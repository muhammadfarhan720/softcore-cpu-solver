==> flow/design.v <==
module monitor(
	input             clk,
	input             reset_n,
	input             done,
	input       [3:0] address,
	input		  [31:0] result,
	output reg        start,
	output	  [31:0]	x,
	output     [31:0] data      
);
	reg 	      [3:0] state;				 
	reg        [31:0] runtime;				 
	reg         [5:0] count;				 
	reg 	     [31:0] results [0:15];	 
   reg 	     [31:0] stimulus;			 
	localparam sIDLE = 0, sSTART = 1, sWAIT1 = 2, sWAIT2 = 3, sDONE = 4;
	localparam MAXTEST = 15;
	always@(posedge clk) begin
		if(reset_n == 1'b0) begin
			start   <= 1'b0;
			state   <= sIDLE;
			runtime <= 32'd0;
			count   <= 6'd0;
		end
		else begin
			case(state) 
				sIDLE: begin
					if(done == 1'b1)
						state <= sSTART;
				end
				sSTART: begin
					start <= 1'b1;
					state <= sWAIT1;
				end
				sWAIT1: begin
					if(done == 1'b0) begin
						start   <= 1'b0;
						runtime <= runtime + 32'd1;
						state   <= sWAIT2;
					end
				end
				sWAIT2: begin
					runtime <= runtime + 32'd1;
					if(done == 1'b1) begin 
						results[count] <= result;
						state          <= sDONE;
					end
				end
				sDONE: begin
					if(count < MAXTEST) begin
						count <= count + 6'd1;
						state <= sIDLE;
					end
					else begin
						results[15] <= runtime;
					end
				end
            default: state <= sIDLE;
			endcase
		end
	end
	always@(count) begin
		case(count)
			4'h0:    stimulus = 32'hbf666666;    
			4'h1:    stimulus = 32'hbf333333;    
			4'h2:    stimulus = 32'hbf000000;    
			4'h3:    stimulus = 32'hbecccccd;    
			4'h4:    stimulus = 32'hbe99999a;    
			4'h5:    stimulus = 32'hbe4ccccd;    
			4'h6:    stimulus = 32'hbdcccccd;    
			4'h7:    stimulus = 32'h00000000;    
			4'h8:    stimulus = 32'h3dcccccd;    
			4'h9:    stimulus = 32'h3e4ccccd;    
			4'ha:    stimulus = 32'h3e99999a;    
			4'hb:    stimulus = 32'h3ecccccd;    
			4'hc:    stimulus = 32'h3f000000;    
			4'hd:    stimulus = 32'h3f333333;    
			4'he:    stimulus = 32'h3f666666;    
			default: stimulus = 32'hffffffff;				
		endcase
	end
	assign x     = stimulus;
	assign data  = results[address];
endmodule
From RTL to reports: monitor
The steps from the RTL of monitor to its reports follow in flow order.
Lines are those of the file above, counted from 1.
Operators carry their Yosys type and port widths (W data, S select, Z words).
{"block": "setup", "top_module": "monitor", "clock_port": "clk", "library": "sky130hd", "pvt_corner": "tt_025C_1v80"}

Word-level counts
Source: Yosys, flattened and elaborated, memories not mapped. Widths are those after wreduce. Print and check cells do not count. Equal cells are merged and count once.
Memory sizes are those after Yosys's memory passes, which may raise the word count (mostly to a power of two), join words into wider ones and drop unused or constant bits.
{"block": "word_totals", "reg_bits": 43, "ram_bits": 512, "rom_bits": 512, "clocked_rd_ports_x_width": 32, "memories": 2, "in_bits": 39, "out_inout_bits": 65, "word_cells": 56}
{"block": "memory_table", "memory": "(name not given)", "size": 16, "word_bits": 32, "rd": 1, "wr": 0, "line_no": 63, "source": "case(count)"}
{"block": "memory_table", "memory": "results", "size": 16, "word_bits": 32, "rd": 1, "wr": 1, "line_no": 14, "source": "reg [31:0] results [0:15];"}
{"block": "op_classes", "addsub": 2, "n_cmp": 1, "equal": 8, "n_mux": 30, "reduce_and_logical": 9}
{"block": "op_table", "op": "$mux W32", "count": 9}
{"block": "op_table", "op": "$pmux W32 S2", "count": 1}
{"block": "op_table", "op": "$mux W4", "count": 10}
{"block": "op_table", "op": "$add A32 B1 Y32 const B", "count": 1}
{"block": "op_table", "op": "$reduce_or A32 Y1", "count": 1}
{"block": "op_table", "op": "$pmux W4 S5", "count": 1}
{"block": "op_table", "op": "$ne A2 B2 Y1 const B", "count": 4}
{"block": "op_table", "op": "$eq A4 B2 Y1 const B", "count": 2}
{"block": "op_table", "op": "$mux W1", "count": 8}
{"block": "op_table", "op": "$reduce_and A2 Y1", "count": 3}
{"block": "op_table", "op": "$add A6 B1 Y6 const B", "count": 1}
{"block": "op_table", "op": "$lt A6 B4 Y1 const B", "count": 1}
{"block": "op_table", "op": "$reduce_bool A2 Y1", "count": 2}
{"block": "op_table", "op": "$eq A4 B1 Y1 const B", "count": 1}
{"block": "op_table", "op": "$eq A4 B3 Y1 const B", "count": 1}
{"block": "op_table", "op": "$logic_not A4 Y1", "count": 1}
{"block": "op_table", "op": "$reduce_and A4 Y1", "count": 1}
{"block": "op_table", "op": "$logic_not A2 Y1", "count": 1}
{"block": "op_table", "op": "$pmux W1 S2", "count": 1}

Logic depth
Longest topological path by Yosys (ltp), each cell counted once; first at word level (registers and memories cut), then after technology mapping (sequential cells cut; the memories' decode and read muxes count).
{"block": "logic_depth", "ltp_word": 6, "ABC_AREA": 1, "mapped_depth": 13, "mapped_depth_nobuf": 13}

Netlist
The flow's flattened synthesis, as Yosys stat reports it; memories are mapped. The netlist is that of the ABC_AREA named above (0 if unset); the other value can give another one.
{"block": "mapped", "stdcells": 1982, "area_um2": 23304.9, "seqArea_um2": 16495.8, "flip_flops": 568, "buf_cells": 140}
{"block": "by_type", "type": "sky130_fd_sc_hd__edfxtp_1", "count": 512, "type_area_um2": 1.54E+04}
{"block": "by_type", "type": "sky130_fd_sc_hd__nor2_1", "count": 369, "type_area_um2": 1.39E+03}
{"block": "by_type", "type": "sky130_fd_sc_hd__o21ai_0", "count": 228, "type_area_um2": 1.14E+03}
{"block": "by_type", "type": "sky130_fd_sc_hd__dfxtp_1", "count": 56, "type_area_um2": 1.12E+03}
{"block": "by_type", "type": "sky130_fd_sc_hd__nand2_1", "count": 228, "type_area_um2": 855.821}
{"block": "by_type", "type": "sky130_fd_sc_hd__o211ai_1", "count": 77, "type_area_um2": 578.054}
{"block": "by_type", "type": "sky130_fd_sc_hd__o221ai_1", "count": 52, "type_area_um2": 455.437}
{"block": "by_type", "type": "sky130_fd_sc_hd__o21ai_1", "count": 69, "type_area_um2": 345.331}
{"block": "by_type", "type": "sky130_fd_sc_hd__nand3_1", "count": 66, "type_area_um2": 330.317}
{"block": "by_type", "type": "sky130_fd_sc_hd__inv_1", "count": 80, "type_area_um2": 300.288}
{"block": "by_type", "type": "sky130_fd_sc_hd__clkbuf_1", "count": 68, "type_area_um2": 255.245}
{"block": "by_type", "type": "sky130_fd_sc_hd__o22ai_1", "count": 38, "type_area_um2": 237.728}
{"block": "by_type", "type": "sky130_fd_sc_hd__buf_2", "count": 37, "type_area_um2": 185.178}
{"block": "by_type", "type": "sky130_fd_sc_hd__buf_4", "count": 22, "type_area_um2": 165.158}
{"block": "by_type", "type": "sky130_fd_sc_hd__ha_1", "count": 8, "type_area_um2": 100.096}
{"block": "by_type", "type": "sky130_fd_sc_hd__a21oi_1", "count": 17, "type_area_um2": 85.082}
{"block": "by_type", "type": "sky130_fd_sc_hd__buf_6", "count": 6, "type_area_um2": 67.565}
{"block": "by_type", "type": "sky130_fd_sc_hd__nand4_1", "count": 9, "type_area_um2": 56.304}
Not listed: further types 16, cells in them 40.

Worst setup path after synthesis
OpenSTA on the mapped netlist: ideal clock, no wires. The path of least setup slack (recovery checks aside). Input and output delay are each 20% of the period. Register names are those of the netlist, which keeps one name where synthesis merged equal registers.
{"block": "synth_path", "path_type": "in2reg", "from": "input port reset_n", "to": "memory results[11][0]", "clock_period_ps": 5810, "in_delay_ps": 1162, "setup_ps": 461, "t_first_pin_ps": 1162, "arrival_ps": 3932, "t_required_ps": 5349, "slack_ps": 1417, "delay_ps": 3231, "stages": 5, "synth_period_reached_ps": 4393}
"delay_ps" = arrival - input delay + setup time.
"stages": output pins that drive a net of the path, with the launching flip-flop's if there is one; two outputs of one cell count as two.
"synth_period_reached_ps" is the clock period less the worst setup slack; recovery checks do not enter. This is arithmetic on one report: input and output delays are still those of the set period (20% each).
Between the ends stands the longest chain of elaborated cells between them, by number of cells; it is not shown to be the way that was timed. Of several equally long chains one is given.
A line is the first line of the expression or statement that the cell stems from. Yosys adds cells for indexed reads and writes and turns some case tables into memories.
The path ends at the enable pin of a flip-flop; only ways to that pin are counted.
{"block": "synth_via", "path_cell_list": "sky130_fd_sc_hd__buf_2 -> sky130_fd_sc_hd__nand2_1 -> sky130_fd_sc_hd__nor2_1 -> sky130_fd_sc_hd__a31oi_1 -> sky130_fd_sc_hd__nor3_1", "elab_chain_cells": 3, "cone_cells": 6, "lines_between": 1}
{"block": "synth_rtl", "element": "start: declaration", "line_no": 3, "source": "input reset_n,"}
{"block": "synth_rtl", "element": "$mux W1", "line_no": 19, "source": "if(reset_n == 1'b0) begin"}
{"block": "synth_rtl", "element": "$reduce_or A32 Y1"}
{"block": "synth_rtl", "element": "$mux W4"}
{"block": "synth_rtl", "element": "end: declaration", "line_no": 14, "source": "reg [31:0] results [0:15];"}

Path in the finished layout
From the final timing report of flow run 1: the path of least setup slack in the routed layout; clock arrival at registers is part of the times.
The path's times are printed in steps of 10 ps; the period is the one set.
{"block": "layout_path", "path_type": "in2out", "from": "input port address[0]", "to": "output port data[9]", "clock_period_ps": 2660, "in_delay_ps": 530, "output_delay_ps": 530, "t_first_pin_ps": 530, "arrival_ps": 1850, "t_required_ps": 2130, "slack_ps": 280, "stages": 10}
Between the ends stands the longest chain of elaborated cells between them, by number of cells; it is not shown to be the way that was timed. Of several equally long chains one is given.
A memory read counts as a cell of the chain, while the word-level depth stops at memories.
{"block": "layout_via", "path_cell_list": "sky130_fd_sc_hd__buf_16 -> sky130_fd_sc_hd__inv_16 -> sky130_fd_sc_hd__buf_16 -> sky130_fd_sc_hd__buf_16 -> sky130_fd_sc_hd__buf_4 -> sky130_fd_sc_hd__o21ai_2 -> sky130_fd_sc_hd__o22ai_2 -> sky130_fd_sc_hd__o211ai_1 -> sky130_fd_sc_hd__nand2_1 -> sky130_fd_sc_hd__buf_6", "elab_chain_cells": 1, "cone_cells": 1, "lines_between": 1}
{"block": "layout_rtl", "element": "start: declaration", "line_no": 5, "source": "input [3:0] address,"}
{"block": "layout_rtl", "element": "$mem_v2 Z16 W32", "line_no": 14, "source": "reg [31:0] results [0:15];"}
{"block": "layout_rtl", "element": "end: declaration", "line_no": 9, "source": "output [31:0] data"}

# Flow runs of monitor

Measured results for monitor: 2 stored runs of the Yosys and OpenROAD flow on sky130hd. The settings differ; the order carries no meaning. The constraints put input and output delay at 20% of the set period each and load the outputs with 0.01 pF.
"clock_period_reached_ps" is the run's clock period less its worst setup slack. It is reckoned from that one timing run; input and output delays stay at 20% of the period that was set.
"critical_path_time_ps" is the time allowed to the run's worst setup path (the clock period less input and output delay, where it has them) less its slack. Clock arrival times count: a late capture clock shortens it, a late launch clock lengthens it.
"totalPower_w" is the tool's figure for a default switching activity; nothing was simulated.
"critical_path_time_ps" is known to 10 ps.

{"run": "flow run 1", "settings": { "period_ns": 2.66, "CORE_UTILIZATION": 25, "SETUP_SLACK_MARGIN": 0.52, "CORE_ASPECT_RATIO": 1.74, "CORE_MARGIN": 4, "TNS_END_PERCENT": 85, "ABC_AREA": 1, "CAP_MARGIN": 20, "SLEW_MARGIN": 20 }, "results": { "totalPower_w": 0.017983, "critical_path_time_ps": 1320, "timing.worst_path_kind": "in2out", "fin_tns_ps": 0, "timing.setup.ws_ps": 281, "clock_period_reached_ps": 2379, "design.die.area_um2": 98355.8, "hold_ws_ps": 446, "cell_area_final_um2": 30631.9, "finalUtil_frac": 0.332, "synthArea_um2": 23304.9 }}
{"run": "flow run 2", "settings": { "period_ns": 3.58, "CORE_UTILIZATION": 22, "SETUP_SLACK_MARGIN": 0.55, "PLACE_DENSITY_LB_ADDON": 0.11, "GPL_TIMING_DRIVEN": 0, "CAP_MARGIN": 5, "SLEW_MARGIN": 35, "CORE_MARGIN": 2 }, "results": { "critical_path_time_ps": 1750, "timing.worst_path_kind": "in2out", "cell_area_final_um2": 30180.2, "synthArea_um2": 22585.4, "clock_period_reached_ps": 3187, "fin_tns_ps": 0, "totalPower_w": 0.014501, "hold_ws_ps": 470, "finalUtil_frac": 0.297, "design.die.area_um2": 105239.0, "timing.setup.ws_ps": 393 }}
